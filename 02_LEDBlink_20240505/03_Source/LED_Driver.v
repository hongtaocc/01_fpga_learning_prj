==> flow/design.v <==
`timescale 1ns / 1ps
module LED_Driver#(
    parameter P_LED_NUMBER = 1,      
    parameter P_LED_CNT    = 1000,   
    parameter P_LED_ON     = 1       
) (
    input                           i_clk,
    input                           i_rst,
    output [P_LED_NUMBER - 1 : 0]   o_led
);
reg [P_LED_NUMBER - 1 : 0] ro_led;
reg [15 : 0]               r_cnt;
reg                        r_LED_en;                 
assign o_led = ro_led; 
always @(posedge i_clk , posedge i_rst) begin
    if (i_rst) begin
        r_cnt      <= 'd0;
        r_LED_en   <= 'd0;        
    end else if(r_cnt == P_LED_CNT - 1) begin
            r_cnt      <= 'd0;
            r_LED_en   <= ~r_LED_en;
    end else begin
        r_cnt      <= r_cnt + 1;
        r_LED_en   <= r_LED_en;
    end
end
always @(posedge i_clk , posedge i_rst) begin
    if(i_rst)
        ro_led <= 'd0;
    else if (r_LED_en == 'd1)
        ro_led <= ~ro_led;
    else
        ro_led <= ro_led;
end
endmodule
### From RTL to reports: LED_Driver

Tool output for the design above, in the order of the flow.
Line numbers count from 1 in the design file above.
Operators carry their Yosys type and port widths (W data, S select, Z words).
Cell names lack the library's common part.
The mark - stands for no value.

| inputs | value |
|---|---|
| top | LED_Driver |
| clock | i_clk |
| library | sky130hd |
| library corner | tt_025C_1v80 |

### Elaborated design

Yosys after proc, flatten, opt, wreduce and memory -nomap, before mapping. Enables and synchronous resets that opt folds into registers are not counted as muxes. Memory bits, and registers merged into a memory's read port (data or address), are not among the register bits. Print and check cells are not counted. Equal cells are merged and count once.

| storage and ports | value |
|---|---|
| flip-flop bits (word level) | 18 |
| bits of input ports | 2 |
| output and inout bits | 1 |
| word-level cells | 8 |

| operators by class | value |
|---|---|
| add/subtract/negate cells | 1 |
| equal/unequal tests | 1 |
| muxes and demuxes | 1 |
| bitwise logic cells | 2 |

Operators with widths:

| cell | count |
|---|---|
| $add A16 B1 Y16 const B | 1 |
| $eq A16 B10 Y1 const B | 1 |
| $mux W16 | 1 |
| $not A1 Y1 | 2 |

### Longest topological paths

Depth = most cells in a row (Yosys ltp): at word level without a register or memory, in the mapped netlist without a sequential cell, where the memories' decode and read muxes count.

| depth | value |
|---|---|
| word-level depth | 2 |
| ABC_AREA | 0 |
| gate-level depth with buffers | 5 |
| depth with buffers taken out | 5 |

### Synthesis result

Source: synth_stat.txt of the flow (Yosys; design flattened, memories mapped). It holds for the ABC_AREA given above (unset counts as 0); a run with the other value may have another netlist.

| mapped netlist | value |
|---|---|
| standard cells after synthesis | 71 |
| chip area (Yosys) | 807.0 um^2 |
| mapped flip-flops | 18 |
| buffer cells | 0 |

Cells by type:

| type | count | total area (um^2) |
|---|---|---|
| dfrtp_1 | 18 | 450.432 |
| xor2_1 | 10 | 87.584 |
| xnor2_1 | 4 | 35.034 |
| nor2_1 | 8 | 30.029 |
| nand3_1 | 5 | 25.024 |
| nor4_4 | 1 | 21.27 |
| nand2_1 | 5 | 18.768 |
| and2b_2 | 2 | 17.517 |
| nor3_1 | 3 | 15.014 |
| ha_1 | 1 | 12.512 |
| nand4_1 | 2 | 12.512 |
| or4_4 | 1 | 11.261 |
| and4_2 | 1 | 10.01 |
| a22o_1 | 1 | 8.758 |
| and4_1 | 1 | 8.758 |
| inv_1 | 2 | 7.507 |
| or4_1 | 1 | 7.507 |
| nand2b_1 | 1 | 6.256 |

Other cell types: 4; their cells: 4.

### Worst setup path after synthesis

OpenSTA on the mapped netlist: ideal clock, no wires. The path of least setup slack (recovery checks aside). Input and output delay are each 20% of the period. Register names are those of the netlist, which keeps one name where synthesis merged equal registers.

| path post-synthesis | value |
|---|---|
| path type | register -> register |
| start | reg r_cnt[4] |
| end | reg r_cnt[9] |
| period | 1.85 ns |
| setup time | 0.121 ns |
| data arrival time | 1.586 ns |
| slack | 0.143 ns |
| path delay | 1.707 ns |
| stages | 5 |
| buffers on the path | 0 |
| synthesis period reached | 1.707 ns |

"path delay" = arrival - input delay + setup time.
"stages" counts driving pins, that of a launching flip-flop among them; a cell with two outputs on the path counts twice.
"synthesis period reached" is the clock period less the worst setup slack; recovery checks do not enter. This is arithmetic on one report: input and output delays are still those of the set period (20% each).
The rows between start and end are the longest chain of elaborated cells between them; the timing report does not say that the signal goes this way. Where chains are equally long, one stands for them.
Each line given opens the expression or statement behind the cell; cells for indexed reads and writes are added by Yosys, which also makes memories of some case tables.
At most two assigning lines are given for a register; there are more.

| between the ends, post-synthesis | value |
|---|---|
| path through | dfrtp_1 > or4_4 > nor4_4 > o21ai_1 > a22o_1 |
| length of the longest elaborated chain | 2 |
| elaborated cells on any way between the ends | 3 |
| source lines of those cells | 2 |
| classes of those cells | 1 x add/sub; 1 x eq/ne; 1 x mux |

Ends and longest elaborated chain, post-synthesis:

| element | RTL line | text |
|---|---|---|
| start, declared | 12 | `reg [15 : 0]               r_cnt;` |
| start, assigned | 17 | `r_cnt      <= 'd0;` |
| start, assigned | 23 | `r_cnt      <= r_cnt + 1;` |
| $add A16 B1 Y16 | 23 |  |
| $mux W16 | 19 | `end else if(r_cnt == P_LED_CNT - 1) begin` |
| end, assigned | 20 | `r_cnt      <= 'd0;` |
| end, assigned | 23 |  |
| end, declared | 12 |  |

### Path in the finished layout

Path of least setup slack in the final report of run 1 (OpenROAD, finished layout, wires in). Where an end is a register, its clock arrival counts in the times.

| path after layout | value |
|---|---|
| path type | register -> register |
| start | reg r_cnt[15] |
| end | reg r_cnt[9] |
| period | 1.01 ns |
| setup time | 0.11 ns |
| data arrival time | 1.80 ns |
| slack | -0.65 ns |
| stages | 5 |
| buffers on the path | 0 |

The rows between start and end are the longest chain of elaborated cells between them; the timing report does not say that the signal goes this way. Where chains are equally long, one stands for them.
At most two assigning lines are given for a register; there are more.

| between the ends, after layout | value |
|---|---|
| path through | dfrtp_1 > or4_4 > nor4_4 > o21ai_1 > a22o_1 |
| length of the longest elaborated chain | 2 |
| elaborated cells on any way between the ends | 2 |
| source lines of those cells | 1 |
| classes of those cells | 1 x eq/ne; 1 x mux |

Ends and longest elaborated chain, after layout:

| element | RTL line | text |
|---|---|---|
| start, declared | 12 | `reg [15 : 0]               r_cnt;` |
| start, assigned | 17 | `r_cnt      <= 'd0;` |
| start, assigned | 23 | `r_cnt      <= r_cnt + 1;` |
| $eq A16 B10 Y1 | 19 | `end else if(r_cnt == P_LED_CNT - 1) begin` |
| $mux W16 | 19 |  |
| end, assigned | 20 | `r_cnt      <= 'd0;` |
| end, assigned | 23 |  |
| end, declared | 12 |  |

Subject: flow runs of LED_Driver

Hi,

Flow measurements of LED_Driver on sky130hd: 2 stored runs with different settings, listed in no order. Input and output delays are each 20% of the period that was set; the output load is 0.01 pF.
"reached clock period" is the run's clock period less its worst setup slack. It is reckoned from that one timing run; input and output delays stay at 20% of the period that was set.
"allowed time less slack (worst setup path)": the worst setup path's part of the clock period (all of it between registers, 20% less for each end at a port) less its slack. A launch clock that arrives late makes it longer, a capture clock that arrives late makes it shorter.
"total power of the final layout" is the tool's figure for a default switching activity; nothing was simulated.

#### Run 1

| setting | value |
|---|---|
| period_ns | `1.01` |
| CORE_UTILIZATION | `30` |
| SETUP_SLACK_MARGIN | `0.18` |
| PLACE_DENSITY_LB_ADDON | `0.08` |
| CORE_ASPECT_RATIO | `0.61` |
| CORE_MARGIN | `7` |
| TNS_END_PERCENT | `70` |
| GPL_ROUTABILITY_DRIVEN | `0` |
| CAP_MARGIN | `20` |
| SLEW_MARGIN | `20` |

| result | value |
|---|---|
| die footprint | 4382.9 um^2 |
| smallest setup slack | -0.652 ns |
| area of the synthesized netlist | 807.0 um^2 |
| allowed time less slack (worst setup path) | 1.66 ns |
| worst setup path kind | register -> register |
| standard-cell area of the final layout | 1228.7 um^2 |
| summed negative setup slack | -7.392 ns |
| total power of the final layout | 1234 µW |
| utilization in the final report | 0.491 |
| reached clock period | 1.662 ns |

#### Run 2

| setting | value |
|---|---|
| period_ns | `2.7` |
| CORE_UTILIZATION | `52` |
| PLACE_DENSITY_LB_ADDON | `0.03` |
| CORE_ASPECT_RATIO | `1.11` |
| CORE_MARGIN | `4` |
| CELL_PAD_IN_SITES_DETAIL_PLACEMENT | `0` |
| ABC_AREA | `1` |
| GPL_TIMING_DRIVEN | `0` |
| GPL_ROUTABILITY_DRIVEN | `0` |
| CTS_CLUSTER_SIZE | `51` |
| MIN_ROUTING_LAYER | `met2` |
| MAX_ROUTING_LAYER | `met4` |
| CAP_MARGIN | `20` |
| SLEW_MARGIN | `20` |

| result | value |
|---|---|
| die footprint | 2740.2 um^2 |
| smallest setup slack | 0.936 ns |
| area of the synthesized netlist | 1022.2 um^2 |
| allowed time less slack (worst setup path) | 1.22 ns |
| worst setup path kind | register -> output |
| standard-cell area of the final layout | 1112.3 um^2 |
| summed negative setup slack | 0.000 ns |
| total power of the final layout | 445.5 µW |
| utilization in the final report | 0.611 |
| reached clock period | 1.764 ns |

Regards
